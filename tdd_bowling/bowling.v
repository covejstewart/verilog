==> flow/design.v <==
module bowling(clock, reset, calculate_score, pin_count, roll, score);
input clock;
input reset;
input calculate_score;
input[3:0] pin_count;
input roll;
output[8:0] score;
reg [8:0] score;
reg [3:0] rolls [0:21];
reg [4:0] frames [0:9];
reg [4:0] roll_index;
reg [4:0] idx;
always @ (posedge clock) begin
   if(reset) begin
      score <= 0;   
      roll_index <= 0;
      idx <= 0;
   end
   else begin
      if(roll) begin
         rolls[roll_index] <= pin_count;
         roll_index <= roll_index + 1;      
      end
      else if (calculate_score) begin
         if(rolls[idx] == 10) begin
            score <= score + 10 + rolls[idx+1] + rolls[idx+2];
            idx <= idx + 1;
         end
         else if(rolls[idx] + rolls[idx+1] == 10) begin
            score <= score + 10 + rolls[idx+2];
            idx <= idx + 2;
         end
         else begin
            score <= score + rolls[idx] + rolls[idx+1];
            idx <= idx + 2;
         end
      end
      else begin
         score <= score;
      end       
   end
end
endmodule
# Tool chain data of bowling
# Tool output for the design above, in the order of the flow.
# Lines are those of the file above, counted from 1.
# Operators: Yosys type, input widths -> output width; for muxes data width and select width s.
# Cell names lack the library's common part.
setup:
  design: "bowling"
  clock: "clock"
  library: "sky130hd"
  corner: "tt_025C_1v80"

# After elaboration
# Source: Yosys, flattened and elaborated, memories not mapped. Widths are those after wreduce. Print and check cells do not count. Equal cells are merged and count once.
# Memory sizes are those after Yosys's memory passes, which may raise the word count (mostly to a power of two), join words into wider ones and drop unused or constant bits.
op_classes:
  n_mux: 11
  n_logic: 1
  n_addsub: 10
  reduce_and_logical: 1
  eq_ne: 2
op_table:
  columns: ["op", "count"]
  rows:
  - ["$add 9x4->9", 5]
  - ["$mux 5", 5]
  - ["$mux 9", 2]
  - ["$add 5x1->5 const B", 2]
  - ["$add 9x4->9 const B", 1]
  - ["$mux 4", 2]
  - ["$add 4x4->5", 1]
  - ["$add 5x2->5 const B", 1]
  - ["$eq 5x4->1 const B", 1]
  - ["$eq 4x4->1 const B", 1]
  - ["$reduce_and 2->1", 1]
  - ["$mux 1", 2]
  - ["$not 1->1", 1]
word_totals:
  output_inout_bits: 9
  mem_count: 1
  regBits: 19
  mem_bits_rw: 88
  clocked_rd_ports_x_width: 4
  word_cells: 29
mem_list:
  columns: ["name", "words", "word_bits", "read_ports", "write_ports", "line_no", "source"]
  rows:
  - ["rolls", 22, 4, 3, 1, 9, "reg [3:0] rolls [0:21];"]

# Depth
# Depth = most cells in a row (Yosys ltp): at word level without a register or memory, in the mapped netlist without a sequential cell, where the memories' decode and read muxes count.
depth:
  ltp_word: 4
  ABC_AREA: 0
  ltp_mapped: 20
  ltp_nobuf: 18

# After synthesis
# Yosys stat after the flow's synthesis: flattened, memories mapped to cells. It holds for the ABC_AREA given above (unset counts as 0); a run with the other value may have another netlist.
# Totals and module areas in this step are rounded.
by_type:
  columns: ["type", "count"]
  rows:
  - ["edfxtp_1", 88]
  - ["mux4_2", 48]
  - ["mux2i_1", 52]
  - ["dfxtp_1", 24]
  - ["ha_1", 23]
  - ["fa_1", 12]
  - ["nor2_1", 55]
  - ["nand2_1", 50]
  - ["xor2_1", 18]
  - ["inv_1", 37]
  - ["xnor2_1", 15]
  - ["a22oi_1", 16]
  - ["o21ai_0", 20]
  - ["nand3_1", 19]
  - ["a21oi_1", 18]
  - ["a2111oi_2", 5]
  - ["buf_2", 12]
  - ["o21a_1", 8]
# Other cell types: 33; their cells: 87.
synth_totals:
  ff_cells: 112
  sequential_area_um2: 3100
  cell_count: 607
  buffers: 35
  area_um2: 7300

# Worst setup path after synthesis
# Source: OpenSTA report_checks on the synthesized netlist (no wires, ideal clock, input and output delay 20% of the period each), path of least setup slack; recovery checks are left aside. Register names are those of the netlist, which keeps one name where synthesis merged equal registers.
synth_path:
  path_kind: "register to register"
  start: "register idx[0]"
  end: "register (no name shown)"
  stages: 21
  path_slack_ns: 0.408
  t_arrival_ns: 4.315
  path_buffers: 3
  t_first_pin_ns: 0.000
  path_delay_ns: 4.452
  tclk_ns: 4.86
  t_required_ns: 4.723
  synth_period_reached_ns: 4.452
# "path_delay_ns" is the arrival time less input delay plus setup time.
# "stages": output pins that drive a net of the path, with the launching flip-flop's if there is one; two outputs of one cell count as two.
# "synth_period_reached_ns" = period - worst setup slack (recovery checks aside). The figure is calculated, with input and output delays left at 20% of the set period.
# The rows between start and end are the longest chain of elaborated cells between them; the timing report does not say that the signal goes this way. Where chains are equally long, one stands for them.
# A line is the first line of the expression or statement that the cell stems from. Yosys adds cells for indexed reads and writes and turns some case tables into memories.
# A memory read counts as a cell of the chain, while the word-level depth stops at memories.
# At most two assigning lines are given for a register; there are more.
synth_between:
  cell_sequence: "dfxtp_1 clkbuf_1 buf_2 buf_2 mux4_2 nand2_1 nand3_1 nand3_1 o21a_1 inv_1 fa_1 ha_1 inv_1 fa_1 nor2b_1 o21ai_0 a21oi_1 xnor2_1 o21ai_0 a211oi_1 a2111oi_2"
  elab_chain_len: 6
  cone_cells: 11
  classes_between: "add/sub (7); eq/ne (1); mux (2); memory (1)"
synth_lines:
  columns: ["item", "line_no", "source"]
  rows:
  - ["from (decl)", 12, "reg [4:0] idx;"]
  - ["from (assign)", 27, "idx <= idx + 1;"]
  - ["from (assign)", 31, "idx <= idx + 2;"]
  - ["$add 5x1->5", 29, "else if(rolls[idx] + rolls[idx+1] == 10) begin"]
  - ["$mem_v2 22x4", 9, "reg [3:0] rolls [0:21];"]
  - ["$add 4x4->5", 29, null]
  - ["$eq 5x4->1", 29, null]
  - ["$mux 9", 29, null]
  - ["$mux 9", 25, "if(rolls[idx] == 10) begin"]
  - ["to (assign)", 26, null]
  - ["to (assign)", 30, null]
  - ["to (decl)", 7, null]

# Path in the finished layout
# Path of least setup slack in the final report of run A (OpenROAD, finished layout, wires in). Where an end is a register, its clock arrival counts in the times.
layout_path:
  path_kind: "register to register"
  start: "register idx[0]"
  end: "register (no name shown)"
  stages: 20
  path_buffers: 3
  t_first_pin_ns: 0.37
  t_required_ns: 3.21
  t_arrival_ns: 4.33
  path_slack_ns: -1.12
  tclk_ns: 2.94
# The rows between start and end are the longest chain of elaborated cells between them; the timing report does not say that the signal goes this way. Where chains are equally long, one stands for them.
# A memory read counts as a cell of the chain, while the word-level depth stops at memories.
# At most two assigning lines are given for a register; there are more.
layout_between:
  cell_sequence: "dfxtp_4 buf_12 buf_12 buf_6 mux4_2 nand2_1 nand3_2 nand3_1 o21a_1 inv_2 fa_1 inv_2 fa_2 nor2b_1 o21ai_1 a21oi_1 xnor2_1 o21ai_1 a211oi_2 a2111oi_2"
  elab_chain_len: 6
  cone_cells: 11
  classes_between: "add/sub (7); eq/ne (1); mux (2); memory (1)"
layout_lines:
  columns: ["item", "line_no", "source"]
  rows:
  - ["from (decl)", 12, "reg [4:0] idx;"]
  - ["from (assign)", 27, "idx <= idx + 1;"]
  - ["from (assign)", 31, "idx <= idx + 2;"]
  - ["$add 5x1->5", 29, "else if(rolls[idx] + rolls[idx+1] == 10) begin"]
  - ["$mem_v2 22x4", 9, "reg [3:0] rolls [0:21];"]
  - ["$add 4x4->5", 29, null]
  - ["$eq 5x4->1", 29, null]
  - ["$mux 9", 29, null]
  - ["$mux 9", 25, "if(rolls[idx] == 10) begin"]
  - ["to (assign)", 26, null]
  - ["to (assign)", 30, null]
  - ["to (decl)", 7, null]

# Measured data: module bowling, platform sky130hd, 2 stored runs of the flow under differing settings, order arbitrary. Input and output delays are each 20% of the period that was set; the output load is 0.01 pF.
# By "period_less_ws_ns" is meant the clock period of the run minus its worst setup slack. This is arithmetic on one report: input and output delays are still those of the set period (20% each).
# "worst_path_time_ns" means the part of the period allowed to the worst setup path (the constraints hold back 20% at inputs and 20% at outputs) less its slack; where the path has registers, the arrival times of their clocks count too.
# "fin_power_uw": no workload was simulated; the value follows from the tool's default switching activity.
# Measured values are rounded.
runs:
  - name: "run A"
    settings:
      period_ns: 2.94
      CORE_UTILIZATION: 62
      PLACE_DENSITY_LB_ADDON: 0.1
      CAP_MARGIN: 0
      CORE_MARGIN: 2
      SLEW_MARGIN: 20
    results:
      yosys.chip_area_um2: 7300
      design.die.area_um2: 13000
      finish.stdcell_area_um2: 9100
      finish.utilization_pct: 79
      ws_setup_ns: -1.1
      tns_ns: -8.9
      holdWs_ns: 0.55
      fin_power_uw: 7400
      period_less_ws_ns: 4.060
      worst_path_time_ns: 4.06
      critical_path_type: "register to register"
  - name: "run B"
    settings:
      period_ns: 2.85
      CAP_MARGIN: 20
      CORE_MARGIN: 2
      CORE_UTILIZATION: 40
      SLEW_MARGIN: 20
    results:
      yosys.chip_area_um2: 7300
      design.die.area_um2: 19000
      finish.stdcell_area_um2: 9700
      finish.utilization_pct: 54
      ws_setup_ns: -1.1
      tns_ns: -9.1
      holdWs_ns: 0.57
      fin_power_uw: 8200
      period_less_ws_ns: 3.918
      worst_path_time_ns: 3.92
      critical_path_type: "register to register"
