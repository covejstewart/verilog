==> flow/design.v <==
module decoder(clock, reset, A, B, is_cw, is_ccw, omega);
   input clock;
   input reset;
   input A;
   input B;
   output is_cw;
   output is_ccw;
   output [7:0] omega;
   reg is_cw;
   reg is_ccw;
   reg [7:0] omega;
   reg A_sync;
   reg B_sync;
   reg A_last;
   reg B_last;
   reg [7:0] cnt;
   always @(posedge clock)
   begin
      if(reset) begin
         is_cw <= 0;
         is_ccw <= 0;
         omega <= 0;
         A_sync <= 0;
         B_sync <= 0;
         A_last <= 0;
         B_last <= 0;
         cnt <= 0;
      end
      else begin
         if (A_sync & !A_last) begin
            if( B_sync) begin
               is_cw  <= 0;
               is_ccw <= 1;
            end
            else begin
               is_cw  <= 1;
               is_ccw <= 0;
            end
            omega <= cnt;
            cnt <= 0;
         end
         else begin
            cnt <= cnt + 1;
         end
         A_sync <= A;
         B_sync <= B;
         A_last <= A_sync;
         B_last <= B_sync;
      end      
   end
endmodule
==> Step by step through the tools: decoder <==
The steps from the RTL of decoder to its reports follow in flow order.
Line numbers count from 1 in the design file above.
Operators: Yosys type, input widths -> output width; for muxes data width and select width s.
{ "design": {"top": "decoder", "clock_port": "clock", "lib": "sky130hd", "pvt_corner": "tt_025C_1v80"} }

==> Elaborated design <==
Counts by Yosys on the flattened word-level netlist (proc, flatten, opt, wreduce; memories kept). Register bits leave out memories and registers merged into their read ports (data or address); mux counts leave out enables and synchronous resets folded into registers. Print and check cells are left out. Cells with the same type and inputs are merged into one.
{ "word_totals": {"out_inout_bits": 10, "word_cells": 13, "register_bits": 21, "inputBits": 4} }
{ "classes": {"addsub": 1, "reduce_and_logical": 2, "n_mux": 2, "logic": 1} }
{ "ops": {"columns": ["cell", "count"], "rows": [
  ["$add 8x1->8 const B", 1],
  ["$reduce_or 2->1", 1],
  ["$mux 1", 2],
  ["$and 1x1->1", 1],
  ["$logic_not 1->1", 1]
]} }

==> Longest topological paths <==
Yosys ltp: most cells in a row. Word level: on the elaborated netlist, between registers, memories and ports. Mapped: between sequential cells and ports; inverters and the memories' decode and read muxes count.
{ "logic_depth": {"ltp_word": 3, "abc_area": 0, "ltp_mapped": 4, "ltp_nobuf": 4} }

==> After synthesis <==
Yosys stat after the flow's synthesis: flattened, memories mapped to cells. It holds for the ABC_AREA given above (unset counts as 0); a run with the other value may have another netlist.
Totals and module areas in this step are rounded.
{ "synth_totals": {"cells": 85, "buf_cells": 3, "seqArea_um2": 420, "yosys_area_um2": 747, "ffs": 21} }
{ "types": {"columns": ["type", "count", "type_area_um2"], "rows": [
  ["sky130_fd_sc_hd__dfxtp_1", 21, 420.403],
  ["sky130_fd_sc_hd__nand2_1", 22, 82.579],
  ["sky130_fd_sc_hd__a21oi_1", 12, 60.058],
  ["sky130_fd_sc_hd__nor2b_1", 4, 25.024],
  ["sky130_fd_sc_hd__or3_1", 3, 18.768],
  ["sky130_fd_sc_hd__xor2_1", 2, 17.517],
  ["sky130_fd_sc_hd__nor2_1", 4, 15.014],
  ["sky130_fd_sc_hd__o21ai_0", 3, 15.014],
  ["sky130_fd_sc_hd__ha_1", 1, 12.512],
  ["sky130_fd_sc_hd__nand2b_1", 2, 12.512],
  ["sky130_fd_sc_hd__buf_2", 2, 10.01],
  ["sky130_fd_sc_hd__nand3_1", 2, 10.01],
  ["sky130_fd_sc_hd__nand3_2", 1, 10.01],
  ["sky130_fd_sc_hd__a21oi_2", 1, 8.758],
  ["sky130_fd_sc_hd__xnor2_1", 1, 8.758],
  ["sky130_fd_sc_hd__and3_1", 1, 6.256],
  ["sky130_fd_sc_hd__nand4_1", 1, 6.256],
  ["sky130_fd_sc_hd__clkbuf_1", 1, 3.754],
  ["sky130_fd_sc_hd__inv_1", 1, 3.754]
]} }

==> Path before layout <==
OpenSTA on the mapped netlist: ideal clock, no wires. The path of least setup slack (recovery checks aside). Input and output delay are each 20% of the period. Register names are those of the netlist, which keeps one name where synthesis merged equal registers.
{ "synth_timing": {"path_kind": "register to register", "from": "register cnt[0]", "to": "register cnt[6]", "required_ns": 1.530, "t_first_pin_ns": 0.000, "setup_slack_ns": 0.449, "path_stages": 5, "path_buffers": 0, "path_delay_ns": 1.151, "arrival_ns": 1.081, "tclk_ns": 1.6, "setup_time_ns": 0.070, "synth_period_reached_ns": 1.151} }
"path_delay_ns" is the arrival time less input delay plus setup time.
"path_stages": output pins that drive a net of the path, with the launching flip-flop's if there is one; two outputs of one cell count as two.
"synth_period_reached_ns" is the clock period less the worst setup slack; recovery checks do not enter. This is arithmetic on one report: input and output delays are still those of the set period (20% each).
Between the ends stands the longest chain of elaborated cells between them, by number of cells; it is not shown to be the way that was timed. Of several equally long chains one is given.
A line is the first line of the expression or statement that the cell stems from. Yosys adds cells for indexed reads and writes and turns some case tables into memories.
At most two assigning lines are given for a register; there are more.
{ "synth_via": {"path_cell_list": "sky130_fd_sc_hd__dfxtp_1 -> sky130_fd_sc_hd__ha_1 -> sky130_fd_sc_hd__nand2_1 -> sky130_fd_sc_hd__or3_1 -> sky130_fd_sc_hd__a21oi_1", "elab_chain_len": 1, "cells_between": 1, "cone_lines": 1, "classes_between": "1 x add/sub"} }
{ "synth_rtl": {"columns": ["element", "line", "source"], "rows": [
  ["from (decl)", 16, "reg [7:0] cnt;"],
  ["from (assign)", 27, "cnt <= 0;"],
  ["from (assign)", 43, "cnt <= cnt + 1;"],
  ["$add 8x1->8", 43, null],
  ["to (assign)", 40, "cnt <= 0;"],
  ["to (assign)", 43, null],
  ["to (decl)", 16, null]
]} }

==> Worst path after layout <==
Path of least setup slack in the final report of flow run B (OpenROAD, finished layout, wires in). Where an end is a register, its clock arrival counts in the times.
{ "layout_timing": {"path_kind": "register to register", "from": "register cnt[0]", "to": "register cnt[6]", "path_buffers": 0, "required_ns": 1.68, "arrival_ns": 1.46, "setup_slack_ns": 0.22, "t_first_pin_ns": 0.30, "setup_time_ns": 0.06, "tclk_ns": 1.44, "path_stages": 5} }
Between the ends stands the longest chain of elaborated cells between them, by number of cells; it is not shown to be the way that was timed. Of several equally long chains one is given.
At most two assigning lines are given for a register; there are more.
{ "layout_via": {"path_cell_list": "sky130_fd_sc_hd__dfxtp_1 -> sky130_fd_sc_hd__ha_1 -> sky130_fd_sc_hd__nand2_1 -> sky130_fd_sc_hd__or3_1 -> sky130_fd_sc_hd__a21oi_1", "elab_chain_len": 1, "cells_between": 1, "cone_lines": 1, "classes_between": "1 x add/sub"} }
{ "layout_rtl": {"columns": ["element", "line", "source"], "rows": [
  ["from (decl)", 16, "reg [7:0] cnt;"],
  ["from (assign)", 27, "cnt <= 0;"],
  ["from (assign)", 43, "cnt <= cnt + 1;"],
  ["$add 8x1->8", 43, null],
  ["to (assign)", 40, "cnt <= 0;"],
  ["to (assign)", 43, null],
  ["to (decl)", 16, null]
]} }

## Implementation results

Flow measurements of decoder on sky130hd: 2 stored runs with different settings, listed in no order. Input and output delays are each 20% of the period that was set; the output load is 0.01 pF.
"achievedPeriod_ns": clock period set for the run, less the worst setup slack. It is reckoned from that one timing run; input and output delays stay at 20% of the period that was set.
"worstPathTime_ns" is the time allowed to the run's worst setup path (the clock period less input and output delay, where it has them) less its slack. Clock arrival times count: a late capture clock shortens it, a late launch clock lengthens it.
"design_power_mw" is the tool's figure for a default switching activity; nothing was simulated.
The results are shown rounded.
[
  {
    "run": "flow run A",
    "settings": { "period_ns": 0.851, "CORE_UTILIZATION": 72, "SETUP_SLACK_MARGIN": 0.1, "PLACE_DENSITY_LB_ADDON": 0.16, "TNS_END_PERCENT": 100, "GPL_TIMING_DRIVEN": 0, "CAP_MARGIN": 20, "CORE_MARGIN": 2, "SLEW_MARGIN": 20 },
    "outcome": "incomplete, placement halted on FLW-0024"
  },
  {
    "run": "flow run B",
    "settings": { "period_ns": 1.44, "SETUP_SLACK_MARGIN": 0.02, "CAP_MARGIN": 20, "CORE_MARGIN": 2, "CORE_UTILIZATION": 40, "SLEW_MARGIN": 20 },
    "results": { "worstPathTime_ns": 1.22, "path_kind": "register to register", "tns_ns": 0.000, "final_setup_ws_ns": 0.221, "post_route_stdcell_area_um2": 931, "hold_worst_slack_ns": 0.458, "finalUtil_pct": 53.3, "synthArea_um2": 747, "achievedPeriod_ns": 1.219, "dieArea_um2": 2230, "design_power_mw": 0.942 }
  }
]
